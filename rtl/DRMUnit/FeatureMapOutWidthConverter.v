==> flow/design.v <==
`timescale 1ns / 1ps
module FeatureMapOutWidthConverter # (
    parameter   WIDTH_IN            =   144                 ,
    parameter   WIDTH_OUT           =   256                 ,
    parameter   NUM_IN              =   16                   ,
    parameter   NUM_OUT             =   9                   ,
    parameter   CNT_WIDTH           =   $clog2(NUM_IN)
)
(
    input   wire                    sys_clk     ,
    input   wire                    calc_clk    ,
    input   wire                    rstn        ,
    input   wire    [WIDTH_IN-1:0]  data_in     ,
    input   wire                    valid_in    ,
    output  reg     [WIDTH_OUT-1:0] data_out    ,
    output  reg                     valid_out   
);
    reg     [CNT_WIDTH-1:0]         cnt         ;
    reg     [WIDTH_OUT-1:0]         data_buffer ;
    always @(posedge sys_clk or negedge rstn) begin
        if (!rstn) begin
            cnt <= 0;
        end else if(cnt == NUM_IN - 1) begin
            cnt <= valid_in ? 0 : cnt;
        end else begin
            cnt <= valid_in ? (cnt + 1) : cnt; 
        end
    end
    always @(posedge sys_clk or negedge rstn) begin
        if(!rstn) begin
            data_buffer <= 0;
        end else begin
            data_buffer <= valid_in? {data_buffer[WIDTH_OUT-WIDTH_IN-1:0], data_in}: data_buffer;
        end
    end
    always@(posedge sys_clk or negedge rstn) begin
        if(!rstn) begin
            data_out <= 288'b0;
        end else if(cnt==1) begin
            data_out <= valid_in? {data_buffer[143:0], data_in[143:32]}: data_out;
        end else if(cnt==3) begin
            data_out <= valid_in? {data_buffer[175:0], data_in[143:64]}: data_out;
        end else if(cnt==5) begin
            data_out <= valid_in? {data_buffer[207:0], data_in[143:96]}: data_out;
        end else if(cnt==7) begin
            data_out <= valid_in? {data_buffer[239:0], data_in[143:128]}: data_out;
        end else if(cnt==8) begin
            data_out <= valid_in? {data_buffer[127:0], data_in[143:16]}: data_out;
        end else if(cnt==10) begin
            data_out <= valid_in? {data_buffer[159:0], data_in[143:48]}: data_out;
        end else if(cnt==12) begin
            data_out <= valid_in? {data_buffer[191:0], data_in[143:80]}: data_out;
        end else if(cnt==14) begin
            data_out <= valid_in? {data_buffer[223:0], data_in[143:112]}: data_out;
        end else if(cnt==15) begin
            data_out <= valid_in? {data_buffer[111:0],data_in[143:0]}: data_out;
        end
    end
    always@(posedge sys_clk or negedge rstn) begin
        if(!rstn) begin
            valid_out <= 0;
        end else begin
            valid_out <= (cnt!=0&&cnt!=2&&cnt!=4&&cnt!=6&&cnt!=9&&cnt!=11&&cnt!=13)&&valid_in;
        end
    end 
endmodule
Reports on FeatureMapOutWidthConverter
The steps from the RTL of FeatureMapOutWidthConverter to its reports follow in flow order.
Line numbers count from 1 in the design file above.
Cell names lack the library's common part.
The mark -- stands for no value.
- top: FeatureMapOutWidthConverter
- clock input: sys_clk
- library: sky130hd
- timing corner: tt_025C_1v80

Word level
Yosys after proc, flatten, opt, wreduce and memory -nomap, before mapping. Memory bits, and registers merged into a memory's read port (data or address), are not among the register bits. Print and check cells are not counted. Equal cells are merged and count once.
- equal/unequal tests: 24
- noted add/sub/neg operators: 1
- mux-type cells at 21
- noted reductions and logical operators: 10
- operators with widths (kind ; number):
    2-to-1 mux 256 bit ; 18
    == test 4 bit with constant B ; 5
    inequality test 2 bit with constant B ; 9
    inequality test 4 bit with constant B ; 3
    2-to-1 mux 4 bit ; 3
    AND reduction 10 bit ; 1
    nonzero test 9 bit ; 1
    == test 4 x 3 -> 1 bit with constant B ; 2
    inequality test 4 x 3 -> 1 bit with constant B ; 2
    logical AND 1 bit ; 7
    adder 4 x 1 -> 4 bit with constant B ; 1
    == test 4 x 1 -> 1 bit with constant B ; 1
    == test 4 x 2 -> 1 bit with constant B ; 1
    inequality test 4 x 2 -> 1 bit with constant B ; 1
    nonzero test 4 bit ; 1
- bits of input ports at 148
- noted register bits after elaboration: 501
- elaborated cells: 60
- noted output and inout bits: 257

Logic depth
Yosys ltp: most cells in a row. Word level: on the elaborated netlist, between registers, memories and ports. Mapped: between sequential cells and ports; inverters and the memories' decode and read muxes count.
- depth after elaboration at 10
- ABC_AREA at 0
- noted mapped depth: 11
- depth with buffers taken out: 7

Synthesis result
Source: synth_stat.txt of the flow (Yosys; design flattened, memories mapped). It holds for the ABC_AREA given above (unset counts as 0); a run with the other value may have another netlist.
- cells by type (type ; number ; total area (um^2)):
    dfrtp_1 ; 501 ; 1.25E+04
    a21oi_1 ; 798 ; 3993.83
    mux2_2 ; 233 ; 2.62E+03
    nand3_1 ; 474 ; 2.37E+03
    o221ai_1 ; 255 ; 2.23E+03
    a221oi_1 ; 239 ; 2.09E+03
    clkbuf_1 ; 491 ; 1.84E+03
    a211oi_1 ; 234 ; 1.76E+03
    o22ai_1 ; 273 ; 1.71E+03
    nand2b_1 ; 260 ; 1626.56
    nor4_1 ; 245 ; 1532.72
    nor2b_1 ; 242 ; 1.51E+03
    buf_2 ; 228 ; 1.14E+03
    nor2_1 ; 301 ; 1.13E+03
    nand2_1 ; 281 ; 1.05E+03
    buf_4 ; 24 ; 180.173
    buf_1 ; 40 ; 150.144
    o21ai_0 ; 28 ; 140.134
Not listed: further types 38, cells in them 110.
- noted area of sequential cells: 12537.0 um^2
- noted mapped flip-flops: 501
- cell area after synthesis: 40455.0 um^2
- noted cells in the netlist: 5257
- noted buffer cells: 793

Worst setup path after synthesis
OpenSTA on the mapped netlist: ideal clock, no wires. The path of least setup slack (recovery checks aside). Input and output delay are each 20% of the period. Register names are those of the netlist, which keeps one name where synthesis merged equal registers.
- path type: register to register
- from: register cnt[0]
- to: register data_out[253]
- noted stages on the path: 12
- launch time at the first pin at 0 ps
- data arrival time: 2009 ps
- noted path delay: 2137 ps
- setup time: 128 ps
- noted setup slack: 443 ps
- noted data required time: 2452 ps
- period: 2580 ps
- period reached after synthesis: 2137 ps
"path delay" = arrival - input delay + setup time.
"stages on the path" counts driving pins, that of a launching flip-flop among them; a cell with two outputs on the path counts twice.
"period reached after synthesis" = period - worst setup slack (recovery checks aside). The figure is calculated, with input and output delays left at 20% of the set period.
Between the ends stands the longest chain of elaborated cells between them, by number of cells; it is not shown to be the way that was timed. Of several equally long chains one is given.
Each line given opens the expression or statement behind the cell; cells for indexed reads and writes are added by Yosys, which also makes memories of some case tables.
A register here has more assigning lines than the two given.
- cell sequence: dfrtp_1 > inv_1 > ha_1 > buf_4 > and4bb_1 > buf_2 > buf_6 > buf_2 > a221oi_1 > o22ai_1 > o221ai_1 > nand3_1
- cells in the longest elaborated chain: 10
- ends and longest elaborated chain, post-synthesis (element ; line ; source):
    start: declaration ; 18 ; reg     [CNT_WIDTH-1:0]         cnt         ;
    start: assignment ; 24 ; cnt <= valid_in ? 0 : cnt;
    start: assignment ; 26 ; cnt <= valid_in ? (cnt + 1) : cnt;
    == test 4 bit ; 55 ; end else if(cnt==15) begin
    2-to-1 mux 256 bit ; 55 ;
    2-to-1 mux 256 bit ; 53 ; end else if(cnt==14) begin
    2-to-1 mux 256 bit ; 51 ; end else if(cnt==12) begin
    2-to-1 mux 256 bit ; 49 ; end else if(cnt==10) begin
    2-to-1 mux 256 bit ; 47 ; end else if(cnt==8) begin
    2-to-1 mux 256 bit ; 45 ; end else if(cnt==7) begin
    2-to-1 mux 256 bit ; 43 ; end else if(cnt==5) begin
    2-to-1 mux 256 bit ; 41 ; end else if(cnt==3) begin
    2-to-1 mux 256 bit ; 39 ; end else if(cnt==1) begin
    end: assignment ; 40 ; data_out <= valid_in? {data_buffer[143:0], data_in[143:32]}: data_out;
    end: assignment ; 42 ; data_out <= valid_in? {data_buffer[175:0], data_in[143:64]}: data_out;
    end: declaration ; 15 ; output  reg     [WIDTH_OUT-1:0] data_out    ,

Worst path after layout
Path of least setup slack in the final report of record 2 (OpenROAD, finished layout, wires in). Where an end is a register, its clock arrival counts in the times.
The report prints the path's times to 10 ps; the period is as set.
- path type: register to register
- from: register cnt[0]
- to: register data_out[124]
- noted setup slack: 740 ps
- setup time: 70 ps
- launch time at the first pin at 660 ps
- noted stages on the path: 10
- period: 3820 ps
- data arrival time: 3680 ps
- noted data required time: 4420 ps
Between the ends stands the longest chain of elaborated cells between them, by number of cells; it is not shown to be the way that was timed. Of several equally long chains one is given.
A register here has more assigning lines than the two given.
- cell sequence: dfrtp_1 > inv_1 > ha_1 > buf_4 > nand2b_1 > o311ai_4 > buf_12 > buf_12 > nand2_1 > nand3_1
- cells in the longest elaborated chain: 10
- ends and longest elaborated chain, post-layout (element ; line ; source):
    start: declaration ; 18 ; reg     [CNT_WIDTH-1:0]         cnt         ;
    start: assignment ; 24 ; cnt <= valid_in ? 0 : cnt;
    start: assignment ; 26 ; cnt <= valid_in ? (cnt + 1) : cnt;
    == test 4 bit ; 55 ; end else if(cnt==15) begin
    2-to-1 mux 256 bit ; 55 ;
    2-to-1 mux 256 bit ; 53 ; end else if(cnt==14) begin
    2-to-1 mux 256 bit ; 51 ; end else if(cnt==12) begin
    2-to-1 mux 256 bit ; 49 ; end else if(cnt==10) begin
    2-to-1 mux 256 bit ; 47 ; end else if(cnt==8) begin
    2-to-1 mux 256 bit ; 45 ; end else if(cnt==7) begin
    2-to-1 mux 256 bit ; 43 ; end else if(cnt==5) begin
    2-to-1 mux 256 bit ; 41 ; end else if(cnt==3) begin
    2-to-1 mux 256 bit ; 39 ; end else if(cnt==1) begin
    end: assignment ; 40 ; data_out <= valid_in? {data_buffer[143:0], data_in[143:32]}: data_out;
    end: assignment ; 42 ; data_out <= valid_in? {data_buffer[175:0], data_in[143:64]}: data_out;
    end: declaration ; 15 ; output  reg     [WIDTH_OUT-1:0] data_out    ,

Subject: flow runs of FeatureMapOutWidthConverter

Hi,

Measured data: module FeatureMapOutWidthConverter, platform sky130hd, 2 stored runs of the flow under differing settings, order arbitrary. Input and output delays are each 20% of the period that was set; the output load is 0.01 pF.
By "reached clock period" is meant the clock period of the run minus its worst setup slack. This is arithmetic on one report: input and output delays are still those of the set period (20% each).
"worst path time" = time allowed to the worst setup path (clock period - input delay - output delay, where it has them) - its slack; a late launch clock adds to it, a late capture clock takes from it.
"overall power": no workload was simulated; the value follows from the tool's default switching activity.
"worst path time" is given in steps of 10 ps.

Record 1
Settings were period_ns = 1.51; CORE_UTILIZATION = 37; SETUP_SLACK_MARGIN = 0.4; PLACE_DENSITY = 0.87; HOLD_SLACK_MARGIN = 0.02; CORE_MARGIN = 3; GPL_ROUTABILITY_DRIVEN = 0; CTS_CLUSTER_SIZE = 73; CAP_MARGIN = 25; SLEW_MARGIN = 40
- unfinished; error GRT-0228 in routing

Record 2
Settings were period_ns = 3.82; CAP_MARGIN = 20; CORE_MARGIN = 2; CORE_UTILIZATION = 40; SLEW_MARGIN = 20
- standard-cell area after layout at 47,309.1 um^2
- post-layout utilization: 0.472
- reached clock period: 3,082 ps
- worst slack on setup checks at 738 ps
- worst path time: 3,080 ps
- critical path kind: register to register
- overall power at 0.038015 W
- synthesis area at 40,455.0 um^2
- total negative setup slack at 0 ps
- noted the full die area: 103,697.0 um^2

Regards
